==> flow/design.v <==
module demo_control_module
(
    input CLK,
	 input RSTn,
	 output [23:0]Number_Sig
);
	 parameter T100MS = 23'd4_999_999;           
	 reg [22:0]C1;
	 always @ ( posedge CLK or negedge RSTn )
	     if( !RSTn )
		      C1 <= 23'd0;
		  else if( C1 == T100MS )
		      C1 <= 23'd0;
		  else 
		      C1 <= C1 + 1'b1;
	 reg [3:0]i;
	 reg [23:0]rNum;
	 reg [23:0]rNumber;
	 always @ ( posedge CLK or negedge RSTn )
	      if( !RSTn )
			    begin
			        i <= 4'd0;
					  rNum <= 24'd0;
					  rNumber <= 24'd0;
				 end
		   else
			    case( i )
				     0:
					  if( C1 == T100MS ) begin rNum[3:0] <= rNum[3:0] + 1'b1; i <= i + 1'b1; end                  
					  1:
					  if( rNum[3:0] > 4'd9 ) begin rNum[7:4] <= rNum[7:4] + 1'b1; rNum[3:0] <= 4'd0; i <= i + 1'b1; end  
					  else i <= i + 1'b1; 
					  2:
					  if( rNum[7:4] > 4'd9 ) begin rNum[11:8] <= rNum[11:8] + 1'b1; rNum[7:4] <= 4'd0; i <= i + 1'b1; end 
					  else i <= i + 1'b1;
					  3:
					  if( rNum[11:8] > 4'd9 ) begin rNum[15:12] <= rNum[15:12] + 1'b1; rNum[11:8] <= 4'd0; i <= i + 1'b1; end 
					  else i <= i + 1'b1;
					  4:
					  if( rNum[15:12] > 4'd9 ) begin rNum[19:16] <= rNum[19:16] + 1'b1; rNum[15:12] <= 4'd0; i <= i + 1'b1; end 
			        else i <= i + 1'b1;
					  5:
					  if( rNum[19:16] > 4'd9 ) begin rNum[23:20] <= rNum[23:20] + 1'b1; rNum[19:16] <= 4'd0; end  
					  else i <= i + 1'b1;
					  6:
					  if( rNum[23:20] > 4'd9 ) begin rNum <= 24'd0; i <= i + 1'b1; end        
					  else i <= i + 1'b1; 
					  7:
					  begin rNumber <= rNum; i <= 4'd0; end
				 endcase
	 assign Number_Sig = rNumber;
endmodule
module smg_control_module
(
    input CLK,
	 input RSTn,
	 input [23:0]Number_Sig,
	 output [3:0]Number_Data
);
	 parameter T1MS = 16'd49999;             
	  reg [15:0]C1;
	 always @ ( posedge CLK or negedge RSTn )
	     if( !RSTn )
		      C1 <= 16'd0;
		  else if( C1 == T1MS )
		      C1 <= 16'd0;
		  else
		      C1 <= C1 + 1'b1;
	 reg [3:0]i;
	 reg [3:0]rNumber;
	 always @ ( posedge CLK or negedge RSTn )
	     if( !RSTn )
		      begin
		          i <= 4'd0;
			    	 rNumber <= 4'd0;
				end
		  else 
		      case( i )
				    0:
					 if( C1 == T1MS ) i <= i + 1'b1;
					 else rNumber <= Number_Sig[23:20];           
					 1:
					 if( C1 == T1MS ) i <= i + 1'b1;
					 else rNumber <= Number_Sig[19:16];           
					 2:
					 if( C1 == T1MS ) i <= i + 1'b1;
					 else rNumber <= Number_Sig[15:12];           
					 3:
					 if( C1 == T1MS ) i <= i + 1'b1;
					 else rNumber <= Number_Sig[11:8];            
					 4:
					 if( C1 == T1MS ) i <= i + 1'b1;
					 else rNumber <= Number_Sig[7:4];             
					 5:
					 if( C1 == T1MS ) i <= 4'd0;
					 else rNumber <= Number_Sig[3:0];             
				endcase
	 assign Number_Data = rNumber;
endmodule
module smg_encode_module
(
	 input CLK,
	 input RSTn,
	 input [3:0]Number_Data,
	 output [7:0]SMG_Data
);
	 parameter _0 = 8'b1100_0000, _1 = 8'b1111_1001, _2 = 8'b1010_0100, 
	           _3 = 8'b1011_0000, _4 = 8'b1001_1001, _5 = 8'b1001_0010, 
				  _6 = 8'b1000_0010, _7 = 8'b1111_1000, _8 = 8'b1000_0000,
				  _9 = 8'b1001_0000;
	 reg [7:0]rSMG;
	 always @ ( posedge CLK or negedge RSTn )
	     if( !RSTn )
		      begin
				    rSMG <= 8'b1111_1111;
				end
        else 
		       case( Number_Data )
					  4'd0 : rSMG <= _0;
					  4'd1 : rSMG <= _1;
					  4'd2 : rSMG <= _2;
					  4'd3 : rSMG <= _3;
					  4'd4 : rSMG <= _4;
					  4'd5 : rSMG <= _5;
					  4'd6 : rSMG <= _6;
					  4'd7 : rSMG <= _7;
					  4'd8 : rSMG <= _8;
					  4'd9 : rSMG <= _9;
				 endcase
	 assign SMG_Data = rSMG;
endmodule
module smg_interface
(
    input CLK,
	 input RSTn,
	 input [23:0]Number_Sig,
	 output [7:0]SMG_Data,
	 output [5:0]Scan_Sig
);
	 wire [3:0]Number_Data;
	 smg_control_module U1
	 (
	    .CLK( CLK ),
		 .RSTn( RSTn ),
		 .Number_Sig( Number_Sig ),     
		 .Number_Data( Number_Data )    
	 );
    smg_encode_module U2
	 (
	     .CLK( CLK ),
		  .RSTn( RSTn ),
		  .Number_Data( Number_Data ),    
		  .SMG_Data( SMG_Data )           
	 );
	 smg_scan_module U3
	 (
	     .CLK( CLK ),
		  .RSTn( RSTn ),
		  .Scan_Sig( Scan_Sig )   
	 );
endmodule
module smg_interface_demo
(
    input CLK,
	 input RSTn,
	 output [7:0]SMG_Data,            
	 output [5:0]Scan_Sig             
);
    wire [23:0]Number_Sig;
    demo_control_module U1
	 (
	     .CLK( CLK ),
		  .RSTn( RSTn ),
		  .Number_Sig( Number_Sig )  
	 );
	 smg_interface U2
	 (
	     .CLK( CLK ),
		  .RSTn( RSTn ),
		  .Number_Sig( Number_Sig ),  
		  .SMG_Data( SMG_Data ),      
		  .Scan_Sig( Scan_Sig )       
	 );
endmodule
module smg_scan_module
(
    input CLK, 
	 input RSTn, 
	 output [5:0]Scan_Sig
);
	 parameter T1MS = 16'd49999;
	 reg [15:0]C1;
	 always @ ( posedge CLK or negedge RSTn )
	     if( !RSTn )
		      C1 <= 16'd0;
		  else if( C1 == T1MS )
		      C1 <= 16'd0;
		  else
		      C1 <= C1 + 1'b1;
	 reg [3:0]i;
	 reg [5:0]rScan;
	 always @ ( posedge CLK or negedge RSTn )
	     if( !RSTn )
		      begin
		          i <= 4'd0;
		          rScan <= 6'b100_000;
			   end
		  else 
		      case( i )
					 0:
		          if( C1 == T1MS ) i <= i + 1'b1;
					 else rScan <= 6'b011_111;                       
					 1:
					 if( C1 == T1MS ) i <= i + 1'b1;
					 else rScan <= 6'b101_111;                       
					 2:
					 if( C1 == T1MS ) i <= i + 1'b1;
					 else rScan <= 6'b110_111;                       
					 3:
					 if( C1 == T1MS ) i <= i + 1'b1;
					 else rScan <= 6'b111_011;                       
					 4:
					 if( C1 == T1MS ) i <= i + 1'b1;
					 else rScan <= 6'b111_101;                       
					 5:
					 if( C1 == T1MS ) i <= 4'd0;
					 else rScan <= 6'b111_110;                       
				endcase
	 assign Scan_Sig = rScan;
endmodule
=== Step by step through the tools: smg_interface_demo ===
The steps from the RTL of smg_interface_demo to its reports follow in flow order.
Lines are those of the file above, counted from 1.
Operators: Yosys type, input widths -> output width; for muxes data width and select width s.
Cell names lack the library's common part.
A cell with - has no value.

* Top: smg_interface_demo
* Clock input: CLK
* Library: sky130hd
* Library corner: tt_025C_1v80

=== Word level ===
Source: Yosys, flattened and elaborated, memories not mapped. Widths are those after wreduce. Registers that Yosys merges into a memory's read port (data or address) are not register bits. Print and check cells do not count. Equal cells are merged and count once.

* Bits in registers: 133
* Latch bits: 0
* Memory bits (writable): 0
* Bits in read-only memories: 0
* Clocked read ports x word width: 0
* Memories: 0
* Output and inout port bits: 14
* Elaborated cells: 160

* $add $sub $neg: 12
* Multiply operators: 0
* Divide/modulo/power cells: 0
* $lt $le $gt $ge: 6
* Equality and inequality tests: 53
* Shifts and indexed selects: 0
* Mux-type cells: 45
* Bitwise logic cells: 0
* Reductions and logical operators: 28

{| class="wikitable"
|+ Operators with widths
! kind !! count
|-
| $mux 4 || 24
|-
| $pmux 8 s10 || 1
|-
| $pmux 4 s3 || 5
|-
| $eq 4x3->1 const B || 12
|-
| $add 4x1->4 const B || 9
|-
| $pmux 6 s6 || 1
|-
| $mux 6 || 6
|-
| $add 16x1->16 const B || 2
|-
| $eq 16x16->1 const B || 2
|-
| $eq 4x2->1 const B || 8
|-
| $mux 16 || 2
|-
| $ne 2x2->1 const B || 15
|-
| $gt 4x4->1 const B || 6
|-
| $pmux 4 s6 || 1
|-
| $pmux 4 s2 || 3
|-
| $add 23x1->23 const B || 1
|-
| $eq 23x23->1 const B || 1
|-
| $mux 23 || 1
|-
| $reduce_and 4->1 || 5
|-
| $ne 2x1->1 const B || 9
|-
| $eq 4x1->1 const B || 4
|-
| $logic_not 4->1 || 4
|-
| $pmux 4 s4 || 1
|-
| $reduce_bool 3->1 || 5
|-
| $reduce_or 5->1 || 3
|-
| $reduce_and 7->1 || 2
|-
| $reduce_and 3->1 || 4
|-
| $reduce_bool 6->1 || 2
|}

Not listed: further kinds 4, cells in them 5.

=== Depth ===
Yosys ltp: most cells in a row. Word level: on the elaborated netlist, between registers, memories and ports. Mapped: between sequential cells and ports; inverters and the memories' decode and read muxes count.

* Depth in word-level cells: 4
* ABC_AREA: 0
* Depth in mapped cells: 8
* Depth with buffers taken out: 7

=== Netlist ===
The flow's flattened synthesis, as Yosys stat reports it; memories are mapped. The netlist is that of the ABC_AREA named above (0 if unset); the other value can give another one.

{| class="wikitable"
|+ Cells by type
! type !! count !! total area (um^2)
|-
| dfrtp_1 || 124 || 3.1E+03
|-
| ha_1 || 25 || 312.8
|-
| nand2_1 || 74 || 277.766
|-
| nor2_1 || 65 || 243.984
|-
| xnor2_1 || 27 || 236.477
|-
| dfstp_2 || 8 || 210.202
|-
| xor2_1 || 24 || 210.202
|-
| o21ai_0 || 36 || 180.173
|-
| mux2_2 || 14 || 157.651
|-
| a21oi_1 || 29 || 145.139
|-
| nand3_1 || 28 || 140.134
|-
| inv_1 || 26 || 97.594
|-
| nand4_1 || 14 || 87.584
|-
| mux2i_1 || 8 || 80.077
|-
| and3_1 || 12 || 75.072
|-
| nor2b_1 || 12 || 75.072
|-
| clkbuf_1 || 17 || 63.811
|-
| a22o_1 || 6 || 52.55
|}

Not listed: further types 45, cells in them 116.

* Mapped cells: 665
* Mapped area: 6623.9 um^2
* Sequential part of the area: 3313.2 um^2
* Mapped flip-flops: 132
* Buffers: 24

The figures by module come from a second, unflattened synthesis with its own total; it is not the netlist above.

* Cell total of the unflattened synthesis: 679
* Area (unflattened synthesis): 6910.4 um^2

Rows give one instance, submodules left out.

{| class="wikitable"
|+ Modules
! module !! times used !! cells !! area (um^2) !! sequential area (um^2)
|-
| demo_control_module || 1 || 394 || 3953.8 || 1876.8
|-
| smg_control_module || 1 || 132 || 1333.8 || 600.6
|-
| smg_scan_module || 1 || 111 || 1214.9 || 651.9
|-
| smg_encode_module || 1 || 42 || 407.9 || 183.9
|-
| smg_interface || 1 || 0 || 0.0 || 0.0
|-
| smg_interface_demo || 1 || 0 || 0.0 || 0.0
|}

=== Path before layout ===
Source: OpenSTA report_checks on the synthesized netlist (no wires, ideal clock, input and output delay 20% of the period each), path of least setup slack; recovery checks are left aside. Register names are those of the netlist, which keeps one name where synthesis merged equal registers.

* Kind: register to register
* Start: register U1.i[0]
* End: register U1.rNum[3]
* Clock period: 2210 ps
* Time at the first pin: 0 ps
* Arrival: 2031 ps
* Setup slack: 76 ps
* Path delay: 2135 ps
* Driving pins on the path: 9
* Buffers on the path: 1
* Period reached after synthesis: 2134 ps

"path delay" is the arrival time less input delay plus setup time.
"driving pins on the path": output pins that drive a net of the path, with the launching flip-flop's if there is one; two outputs of one cell count as two.
"period reached after synthesis" = period - worst setup slack (recovery checks aside). The figure is calculated, with input and output delays left at 20% of the set period.
The rows between start and end are the longest chain of elaborated cells between them; the timing report does not say that the signal goes this way. Where chains are equally long, one stands for them.
A line is the first line of the expression or statement that the cell stems from. Yosys adds cells for indexed reads and writes and turns some case tables into memories.
At most two assigning lines are given for a register; there are more.

* Cells stage by stage: dfrtp_1 > inv_1 > ha_1 > buf_2 > nand2_1 > a21oi_2 > or4b_4 > or2_4 > o41ai_2
* Cells in the longest elaborated chain: 3
* Elaborated cells between the ends (all ways): 9
* RTL lines with such cells: 1

{| class="wikitable"
|+ Ends and longest elaborated chain, post-synthesis
! element !! line !! RTL
|-
| from (decl) || 16 || <nowiki>reg [3:0]i;</nowiki>
|-
| from (assign) || 29 || <nowiki>if( C1 == T100MS ) begin rNum[3:0] <= rNum[3:0] + 1'b1; i <= i + 1'b1; end</nowiki>
|-
| from (assign) || 32 || <nowiki>else i <= i + 1'b1;</nowiki>
|-
| $eq 4x3->1 || 27 || <nowiki>case( i )</nowiki>
|-
| $ne 2x1->1 || - ||
|-
| $reduce_and 4->1 || - ||
|-
| to (assign) || 23 || <nowiki>rNum <= 24'd0;</nowiki>
|-
| to (assign) || 29 ||
|-
| to (decl) || 17 || <nowiki>reg [23:0]rNum;</nowiki>
|}

=== Worst path after layout ===
From the final timing report of run A: the path of least setup slack in the routed layout; clock arrival at registers is part of the times.
The report prints the path's times to 10 ps; the period is as set.

* Kind: register to register
* Start: register U1.i[0]
* End: register U1.rNum[3]
* Clock period: 3430 ps
* Time at the first pin: 420 ps
* Arrival: 2590 ps
* Setup slack: 1150 ps
* Driving pins on the path: 8
* Buffers on the path: 0

The rows between start and end are the longest chain of elaborated cells between them; the timing report does not say that the signal goes this way. Where chains are equally long, one stands for them.
At most two assigning lines are given for a register; there are more.

* Cells stage by stage: dfrtp_1 > inv_1 > ha_2 > nand2_1 > o21ai_0 > or4b_4 > or2_4 > o41ai_2
* Cells in the longest elaborated chain: 3
* Elaborated cells between the ends (all ways): 9
* RTL lines with such cells: 1

{| class="wikitable"
|+ Ends and longest elaborated chain, after layout
! element !! line !! RTL
|-
| from (decl) || 16 || <nowiki>reg [3:0]i;</nowiki>
|-
| from (assign) || 29 || <nowiki>if( C1 == T100MS ) begin rNum[3:0] <= rNum[3:0] + 1'b1; i <= i + 1'b1; end</nowiki>
|-
| from (assign) || 32 || <nowiki>else i <= i + 1'b1;</nowiki>
|-
| $eq 4x3->1 || 27 || <nowiki>case( i )</nowiki>
|-
| $ne 2x1->1 || - ||
|-
| $reduce_and 4->1 || - ||
|-
| to (assign) || 23 || <nowiki>rNum <= 24'd0;</nowiki>
|-
| to (assign) || 29 ||
|-
| to (decl) || 17 || <nowiki>reg [23:0]rNum;</nowiki>
|}

Wiki page: smg_interface_demo / flow data

Below are 2 stored runs of the flow (Yosys, OpenROAD; platform sky130hd) on smg_interface_demo, each with its settings and what was measured, unordered. Constraints: input delay and output delay 20% of the set period each, output load 0.01 pF.
By "achieved clock period" is meant the clock period of the run minus its worst setup slack. This is arithmetic on one report: input and output delays are still those of the set period (20% each).
"worst setup path time" is the time allowed to the run's worst setup path (the clock period less input and output delay, where it has them) less its slack. Clock arrival times count: a late capture clock shortens it, a late launch clock lengthens it.
"power" rests on the timing tool's default activity at the inputs, not on a simulated workload.
"worst setup path time" is known to 10 ps.

Run A
==> flow/run.sh <==
#!/bin/bash
# the make line also repeats the synthesis and layout settings of config.mk as NAME=value (left out here)
make -C /OpenROAD-flow-scripts/flow DESIGN_CONFIG=/design/flow/config.mk WORK_HOME=/design/flow/orfs CLKGATE_MAP_FILE= finish
==> flow/config.mk <==
export PLATFORM = sky130hd
export DESIGN_NAME = smg_interface_demo
export DESIGN_NICKNAME = smg_interface_demo
export VERILOG_FILES = /design/flow/design.v
export SDC_FILE = /design/flow/constraint.sdc
export NUM_CORES = 4
export LEC_CHECK = 0
export CAP_MARGIN = 35
export CELL_PAD_IN_SITES_DETAIL_PLACEMENT = 0
export CORE_MARGIN = 2
export CORE_UTILIZATION = 48
export HOLD_SLACK_MARGIN = 0.06
export MAX_ROUTING_LAYER = met4
export MIN_ROUTING_LAYER = met2
export PLACE_DENSITY_LB_ADDON = 0.07
export SETUP_SLACK_MARGIN = 1.0
export SLEW_MARGIN = 20
==> flow/constraint.sdc <==
create_clock -name core_clock -period 3.43 [get_ports {CLK}]
set_input_delay 0.6860 -clock core_clock [delete_from_list [all_inputs] [get_ports {CLK}]]
set_output_delay 0.6860 -clock core_clock [all_outputs]
set_load 0.01 [all_outputs]

==> results of run A <==
chip area after synthesis (Yosys): 6623.9 um^2
die area: 14755.0 um^2
standard-cell area of the final layout: 7578.5 um^2
utilization: 0.568
worst setup slack after layout: 1153 ps
total negative slack: 0 ps
power: 3.521 mW
achieved clock period: 2277 ps
worst setup path time: 2280 ps
worst setup path kind: register to register

Run B
==> flow/run.sh <==
#!/bin/bash
# the make line also repeats the synthesis and layout settings of config.mk as NAME=value (left out here)
make -C /OpenROAD-flow-scripts/flow DESIGN_CONFIG=/design/flow/config.mk WORK_HOME=/design/flow/orfs CLKGATE_MAP_FILE= finish
==> flow/config.mk <==
export PLATFORM = sky130hd
export DESIGN_NAME = smg_interface_demo
export DESIGN_NICKNAME = smg_interface_demo
export VERILOG_FILES = /design/flow/design.v
export SDC_FILE = /design/flow/constraint.sdc
export NUM_CORES = 4
export LEC_CHECK = 0
export CAP_MARGIN = 20
export CORE_MARGIN = 2
export CORE_UTILIZATION = 40
export SETUP_SLACK_MARGIN = 0.57
export SLEW_MARGIN = 20
==> flow/constraint.sdc <==
create_clock -name core_clock -period 2.54 [get_ports {CLK}]
set_input_delay 0.5080 -clock core_clock [delete_from_list [all_inputs] [get_ports {CLK}]]
set_output_delay 0.5080 -clock core_clock [all_outputs]
set_load 0.01 [all_outputs]

==> results of run B <==
chip area after synthesis (Yosys): 6623.9 um^2
die area: 17605.3 um^2
standard-cell area of the final layout: 8185.4 um^2
utilization: 0.499
worst setup slack after layout: 490 ps
total negative slack: 0 ps
power: 4.687 mW
achieved clock period: 2050 ps
worst setup path time: 2050 ps
worst setup path kind: register to register
