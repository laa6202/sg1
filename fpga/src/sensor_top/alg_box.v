==> flow/design.v <==
module alg_box(
trig,
echo,
fire_measure,
done_measure,
err_measure,
data_measure,
clk_sys,
clk_slow,
rst_n
);
output trig;
input echo;
input fire_measure;
output done_measure;
output err_measure;
output [31:0] data_measure;
input clk_sys;
input clk_slow;
input rst_n;
parameter S_IDLE = 3'h0;
parameter S_TRIG = 3'h1;
parameter S_MEAS = 3'h2;
parameter S_CHECK = 3'h3;
parameter S_WAIT = 3'h4;
parameter S_DONE = 3'h7;
reg [2:0] st_alg;
wire done_lega;
wire done_alg;
wire done_wait;
always @ (posedge clk_sys or negedge rst_n)	begin
	if(~rst_n)
		st_alg <= S_IDLE;
	else begin
		case(st_alg)
			S_IDLE : st_alg <= fire_measure ? S_TRIG : S_IDLE;
			S_TRIG : st_alg <= S_MEAS;
			S_MEAS : st_alg <= done_lega ? S_CHECK : S_MEAS;
			S_CHECK: st_alg <= done_alg ? S_DONE : S_WAIT;
			S_WAIT : st_alg <= done_wait ? S_TRIG : S_WAIT;
			S_DONE : st_alg <= S_IDLE;
			default : st_alg <= S_IDLE;
		endcase
	end
end
reg [3:0] cnt_redo;
always @ (posedge clk_sys or negedge rst_n)	begin
	if(~rst_n)
		cnt_redo <= 4'h0;
	else if(st_alg == S_DONE)
		cnt_redo <= 4'h0;
	else if(st_alg == S_CHECK)
		cnt_redo <= cnt_redo + 4'h1;
	else ;
end
assign done_alg = (cnt_redo == 4'h4) ? 1'b1 : 1'b0;
reg [31:0] cnt_wait;
always @(posedge clk_sys or negedge rst_n)	begin
	if(~rst_n)
		cnt_wait <= 32'h0;
	else if(st_alg == S_WAIT)
		cnt_wait <= cnt_wait + 32'h1;
	else 
		cnt_wait <= 32'h0;
end
assign done_wait = (cnt_wait == 32'd20_000_00) ? 1'b1 : 1'b0;
wire fire_lega = (st_alg == S_TRIG) ? 1'b1 : 1'b0;
wire [31:0] data_lega;
wire err_lega;
lega_box u_lega_box(
.trig(trig),
.echo(echo),
.fire_measure(fire_lega),
.done_measure(done_lega),
.err_measure(err_lega),
.data_measure(data_lega),
.clk_sys(clk_sys),
.clk_slow(clk_slow),
.rst_n(rst_n)
);
reg [31:0] data_min;
always @ (posedge clk_sys or negedge rst_n)	begin
	if(~rst_n)
		data_min <= 32'hffff_ffff;
	else if(st_alg == S_IDLE)
		data_min <= 32'hffff_ffff;
	else if((done_lega)& (~err_lega))
		data_min <= (data_min <= data_lega) ? data_min : data_lega;
	else ;
end
reg [31:0] data_measure;
reg 			 done_measure;
reg				err_measure;
always @ (posedge clk_sys or negedge rst_n)	begin
	if(~rst_n)
		done_measure <= 1'b0;
	else if(st_alg == S_DONE)
		done_measure <= 1'b1;
	else 
		done_measure <= 1'b0;
end
always @ (posedge clk_sys or negedge rst_n)	begin
	if(~rst_n)
		data_measure <= 32'hffff_ffff;
	else if(st_alg == S_DONE)
		data_measure <= data_lega;
	else ;
end
always @ (posedge clk_sys or negedge rst_n)	begin
	if(~rst_n)
		err_measure <= 1'b0;
	else if(st_alg == S_DONE)
		err_measure <= err_lega;
	else ;
end
endmodule
module lega_box(
trig,
echo,
fire_measure,
done_measure,
err_measure,
data_measure,
clk_sys,
clk_slow,
rst_n
);
output trig;
input echo;
input fire_measure;
output done_measure;
output err_measure;
output [31:0] data_measure;
input clk_sys;
input clk_slow;
input rst_n;
parameter S_IDLE = 4'h0;
parameter S_INIT = 4'h1;
parameter S_MEAS = 4'h2;
parameter S_LEGA = 4'h3;
parameter S_TOUT = 4'h4;
parameter S_TRIG = 4'h5;
parameter S_DERR = 4'h6;
parameter S_DONE = 4'h7;
parameter S_WAIT = 4'he;
reg [3:0] st_lega;
wire ok_lega;
wire now_timeout;
wire done_core;
wire done_wait;
always @ (posedge clk_sys or negedge rst_n)	begin
	if(~rst_n)
		st_lega <= S_IDLE;
	else begin
		case(st_lega)
			S_IDLE : st_lega <= fire_measure ? S_INIT : S_IDLE;
			S_INIT : st_lega <= S_MEAS;
			S_MEAS : st_lega <= done_core ? S_LEGA : S_MEAS;
			S_LEGA : st_lega <= ok_lega ? S_DONE : S_TOUT;
			S_TOUT : st_lega <= now_timeout ? S_DERR : S_WAIT;
			S_WAIT : st_lega <= done_wait ? S_TRIG : S_WAIT;
			S_TRIG : st_lega <= S_MEAS;
			S_DERR : st_lega <= S_IDLE;
			S_DONE : st_lega <= S_IDLE;
			default : st_lega <= S_IDLE;
		endcase
	end
end
assign ok_lega = (data_measure[31:20] >= 12'h002) ? 1'b0 : 1'b1;
reg [3:0] cnt_retry;
always @(posedge clk_sys or negedge rst_n)	begin
	if(~rst_n)
		cnt_retry <= 4'h0;
	else if(st_lega == S_IDLE)
		cnt_retry <= 4'h0;
	else if(st_lega == S_TOUT)
		cnt_retry <= cnt_retry + 4'h1;
	else ;
end
assign now_timeout = (cnt_retry == 4'd10) ? 1'b1 : 1'b0;
reg [31:0] cnt_wait;
always @(posedge clk_sys or negedge rst_n)	begin
	if(~rst_n)
		cnt_wait <= 32'h0;
	else if(st_lega == S_WAIT)
		cnt_wait <= cnt_wait + 32'h1;
	else 
		cnt_wait <= 32'h0;
end
assign done_wait = (cnt_wait == 32'd30_000_00) ? 1'b1 : 1'b0;
wire fire_core = (st_lega == S_INIT) | (st_lega == S_TRIG);
sensor_core u_sersor_core(
.trig(trig),
.echo(echo),
.fire_measure(fire_core),
.done_measure(done_core),
.data_measure(data_measure),
.clk_sys(clk_sys),
.clk_slow(clk_slow),
.rst_n(rst_n)
);
wire done_measure = (st_lega == S_DONE) | (st_lega == S_DERR);
wire err_measure = (st_lega == S_DERR) ? 1'b1 : 1'b0;
endmodule
module sensor_core(
trig,
echo,
fire_measure,
done_measure,
data_measure,
err_measure,
clk_sys,
clk_slow,
rst_n
);
output trig;
input echo;
input fire_measure;
output done_measure;
output [31:0] data_measure;
output err_measure;
input clk_sys;
input clk_slow;
input rst_n;
reg [15:0] cnt_trig;
always @ (posedge clk_sys or negedge rst_n)	begin
	if(~rst_n)
		cnt_trig <= 16'h0;
	else if(cnt_trig == 16'd1500)
		cnt_trig <= 16'h0;
	else if(fire_measure)
		cnt_trig <= 16'h1;
	else if(cnt_trig != 16'h0)
		cnt_trig <= cnt_trig + 16'h1;
	else ;
end
wire trig = (cnt_trig != 16'h0) ? 1'b1 : 1'b0;
reg echo_d0;
reg echo_d1;
always @ (posedge clk_sys) begin
	echo_d0 <= echo;
	echo_d1 <= echo_d0;
end
reg [31:0] cnt_echo;
always @ (posedge clk_sys or negedge rst_n) begin
	if(~rst_n)
		cnt_echo <= 32'h0;
	else if(fire_measure)
		cnt_echo <= 32'h0;
	else if(echo_d0)
		cnt_echo <= cnt_echo + 32'h1;
	else ;
end
wire [31:0] data_measure;
assign data_measure = cnt_echo;
wire echo_falling =  echo_d1 & (~echo_d0);
wire done_measure = echo_falling;
wire err_measure = 1'b0;
endmodule
---- From RTL to reports: alg_box ----
The steps from the RTL of alg_box to its reports follow in flow order.
Lines are those of the file above, counted from 1.
Operators carry their Yosys type and port widths (W data, S select, Z words).
Cell names lack the library's common part.
A cell with n/a has no value.
set-up
  design top .............................. alg_box
  clock port .............................. clk_sys
  library ................................. sky130hd
  library corner .......................... tt_025C_1v80

---- After elaboration ----
Source: Yosys, flattened and elaborated, memories not mapped. Widths are those after wreduce. Registers that Yosys merges into a memory's read port (data or address) are not register bits. Print and check cells do not count. Equal cells are merged and count once.
storage and ports
  register bits after elaboration ......... 163
  bits of input ports ..................... 5
  output and inout port bits .............. 35
  elaborated cells ........................ 80
operators by class
  $add $sub $neg .......................... 6
  magnitude comparators ................... 1
  equal/unequal tests ..................... 18
  mux-type cells .......................... 30
  bitwise logic cells ..................... 4
  reduce/logical cells .................... 8
operators by type and width
  operator                 count
  $mux W32                 4
  $add A32 B1 Y32 const B  3
  $mux W16                 3
  $eq A32 B21 Y1 const B   1
  $eq A32 B22 Y1 const B   1
  $pmux W4 S6              1
  $mux W4                  6
  $eq A4 B3 Y1 const B     5
  $add A16 B1 Y16 const B  1
  $eq A16 B11 Y1 const B   1
  $reduce_bool A16 Y1      1
  $pmux W3 S5              1
  $ge A12 B2 Y1 const B    1
  $mux W1                  12
  $add A4 B1 Y4 const B    2
  $eq A4 B2 Y1 const B     2
  $eq A4 B4 Y1 const B     2
  $reduce_bool A2 Y1       3
  $eq A3 B2 Y1 const B     2
  $eq A3 B3 Y1 const B     2
  $eq A4 B1 Y1 const B     1
  $logic_not A4 Y1         1
  $mux W2                  2
  $eq A3 B1 Y1 const B     1
  $logic_not A3 Y1         1
  $reduce_bool A3 Y1       1
  $mux W3                  1
  $or A1 B1 Y1             2
Not listed: further kinds 3, cells in them 3.

---- Logic depth ----
Depth = most cells in a row (Yosys ltp): at word level without a register or memory, in the mapped netlist without a sequential cell, where the memories' decode and read muxes count.
logic depth
  depth after elaboration ................. 4
  ABC_AREA ................................ 1
  gate-level depth with buffers ........... 11
  mapped depth without buffers ............ 11

---- After synthesis ----
The flow's flattened synthesis, as Yosys stat reports it; memories are mapped. The netlist is that of the ABC_AREA named above (0 if unset); the other value can give another one.
synthesis totals
  cell count .............................. 1216
  chip area (Yosys) ....................... 9044.9 um^2
  sequential area ......................... 4311.6 um^2
  flip-flops .............................. 171
  buffer cells ............................ 18
cell types
  cell      count  area in all (um^2)
  dfrtp_1   135    3378.24
  nand2_1   341    1.28E+03
  dfstp_2   34     893.357
  nor2_1    221    829.546
  inv_1     129    484.214
  o21ai_0   64     320.307
  nand3_1   60     300.288
  a21oi_1   53     265.254
  nor2_4    14     157.651
  nand4_1   25     156.4
  nor3_1    28     140.134
  ha_1      11     137.632
  xor2_1    13     113.859
  nor2_2    17     106.352
  nand2_2   12     75.072
  clkbuf_1  14     52.55
  a31oi_1   7      43.792
  dfxtp_1   2      40.038
Not listed: further types 20, cells in them 36.

---- Path before layout ----
Source: OpenSTA report_checks on the synthesized netlist (no wires, ideal clock, input and output delay 20% of the period each), path of least setup slack; recovery checks are left aside. Register names are those of the netlist, which keeps one name where synthesis merged equal registers.
path after synthesis
  path kind ............................... reg-to-reg
  start point ............................. reg cnt_wait[0]
  end point ............................... reg cnt_wait[10]
  period .................................. 2.09 ns
  setup time .............................. 0.120 ns
  launch time at the first pin ............ 0.000 ns
  arrival time ............................ 1.246 ns
  required time ........................... 1.970 ns
  slack ................................... 0.724 ns
  delay of the path ....................... 1.366 ns
  stages .................................. 11
  path buffers ............................ 0
  period reached after synthesis .......... 1.366 ns
"delay of the path" is the arrival time less input delay plus setup time.
"stages" counts driving pins, that of a launching flip-flop among them; a cell with two outputs on the path counts twice.
"period reached after synthesis" = period - worst setup slack (recovery checks aside). The figure is calculated, with input and output delays left at 20% of the set period.
The rows between start and end are the longest chain of elaborated cells between them; the timing report does not say that the signal goes this way. Where chains are equally long, one stands for them.
A line is the first line of the expression or statement that the cell stems from. Yosys adds cells for indexed reads and writes and turns some case tables into memories.
A register here has more assigning lines than the two given.
between the ends, after synthesis
  path through ............................ dfrtp_1 ha_1 nand2_2 nor2_1 nand2_2 inv_1 nand2_1 nand2_1 o21ai_0 o21ai_0 inv_1
  length of the longest elaborated chain .. 2
  elaborated cells between the ends (all ways) .. 2
  RTL lines with such cells ............... 2
  classes of those cells .................. add/sub (1); mux (1)
RTL lines, path after synthesis
  item             RTL line  RTL
  start, declared  57        reg [31:0] cnt_wait;
  start, assigned  60        cnt_wait <= 32'h0;
  start, assigned  62        cnt_wait <= cnt_wait + 32'h1;
  $add A32 B1 Y32  62
  $mux W32         61        else if(st_alg == S_WAIT)
  end, assigned    60
  end, assigned    62
  end, declared    57

==> runs of alg_box <==
Stored flow runs of alg_box (2 of them; Yosys, OpenROAD, sky130hd). They differ in their settings and are not a sequence. Constraints: input delay and output delay 20% of the set period each, output load 0.01 pF.

Flow files of run 1
==> flow/run.sh <==
#!/bin/bash
# the make line also repeats the synthesis and layout settings of config.mk as NAME=value (left out here)
make -C /OpenROAD-flow-scripts/flow DESIGN_CONFIG=/design/flow/config.mk WORK_HOME=/design/flow/orfs CLKGATE_MAP_FILE= finish
==> flow/config.mk <==
export PLATFORM = sky130hd
export DESIGN_NAME = alg_box
export DESIGN_NICKNAME = alg_box
export VERILOG_FILES = /design/flow/design.v
export SDC_FILE = /design/flow/constraint.sdc
export NUM_CORES = 4
export LEC_CHECK = 0
export ABC_AREA = 1
export CAP_MARGIN = 0
export CELL_PAD_IN_SITES_DETAIL_PLACEMENT = 2
export CORE_ASPECT_RATIO = 0.6
export CORE_MARGIN = 2
export CORE_UTILIZATION = 44
export CTS_CLUSTER_DIAMETER = 267
export CTS_CLUSTER_SIZE = 27
export GPL_TIMING_DRIVEN = 1
export HOLD_SLACK_MARGIN = 0.23
export MAX_ROUTING_LAYER = met4
export PLACE_DENSITY_LB_ADDON = 0.26
export SETUP_SLACK_MARGIN = 0.14
export SLEW_MARGIN = 20
export TNS_END_PERCENT = 75
==> flow/constraint.sdc <==
create_clock -name core_clock -period 1.9 [get_ports {clk_sys}]
set_input_delay 0.3800 -clock core_clock [delete_from_list [all_inputs] [get_ports {clk_sys}]]
set_output_delay 0.3800 -clock core_clock [all_outputs]
set_load 0.01 [all_outputs]

report of run 1: did not finish, cts, DPL-0033

Flow files of run 2
==> flow/run.sh <==
#!/bin/bash
# the make line also repeats the synthesis and layout settings of config.mk as NAME=value (left out here)
make -C /OpenROAD-flow-scripts/flow DESIGN_CONFIG=/design/flow/config.mk WORK_HOME=/design/flow/orfs CLKGATE_MAP_FILE= finish
==> flow/config.mk <==
export PLATFORM = sky130hd
export DESIGN_NAME = alg_box
export DESIGN_NICKNAME = alg_box
export VERILOG_FILES = /design/flow/design.v
export SDC_FILE = /design/flow/constraint.sdc
export NUM_CORES = 4
export LEC_CHECK = 0
export ABC_AREA = 1
export CAP_MARGIN = 15
export CELL_PAD_IN_SITES_DETAIL_PLACEMENT = 2
export CELL_PAD_IN_SITES_GLOBAL_PLACEMENT = 3
export CORE_MARGIN = 2
export CORE_UTILIZATION = 60
export GPL_ROUTABILITY_DRIVEN = 0
export MAX_ROUTING_LAYER = met5
export SLEW_MARGIN = 20
==> flow/constraint.sdc <==
create_clock -name core_clock -period 1.44 [get_ports {clk_sys}]
set_input_delay 0.2880 -clock core_clock [delete_from_list [all_inputs] [get_ports {clk_sys}]]
set_output_delay 0.2880 -clock core_clock [all_outputs]
set_load 0.01 [all_outputs]

report of run 2: did not finish, place, GPL-0301
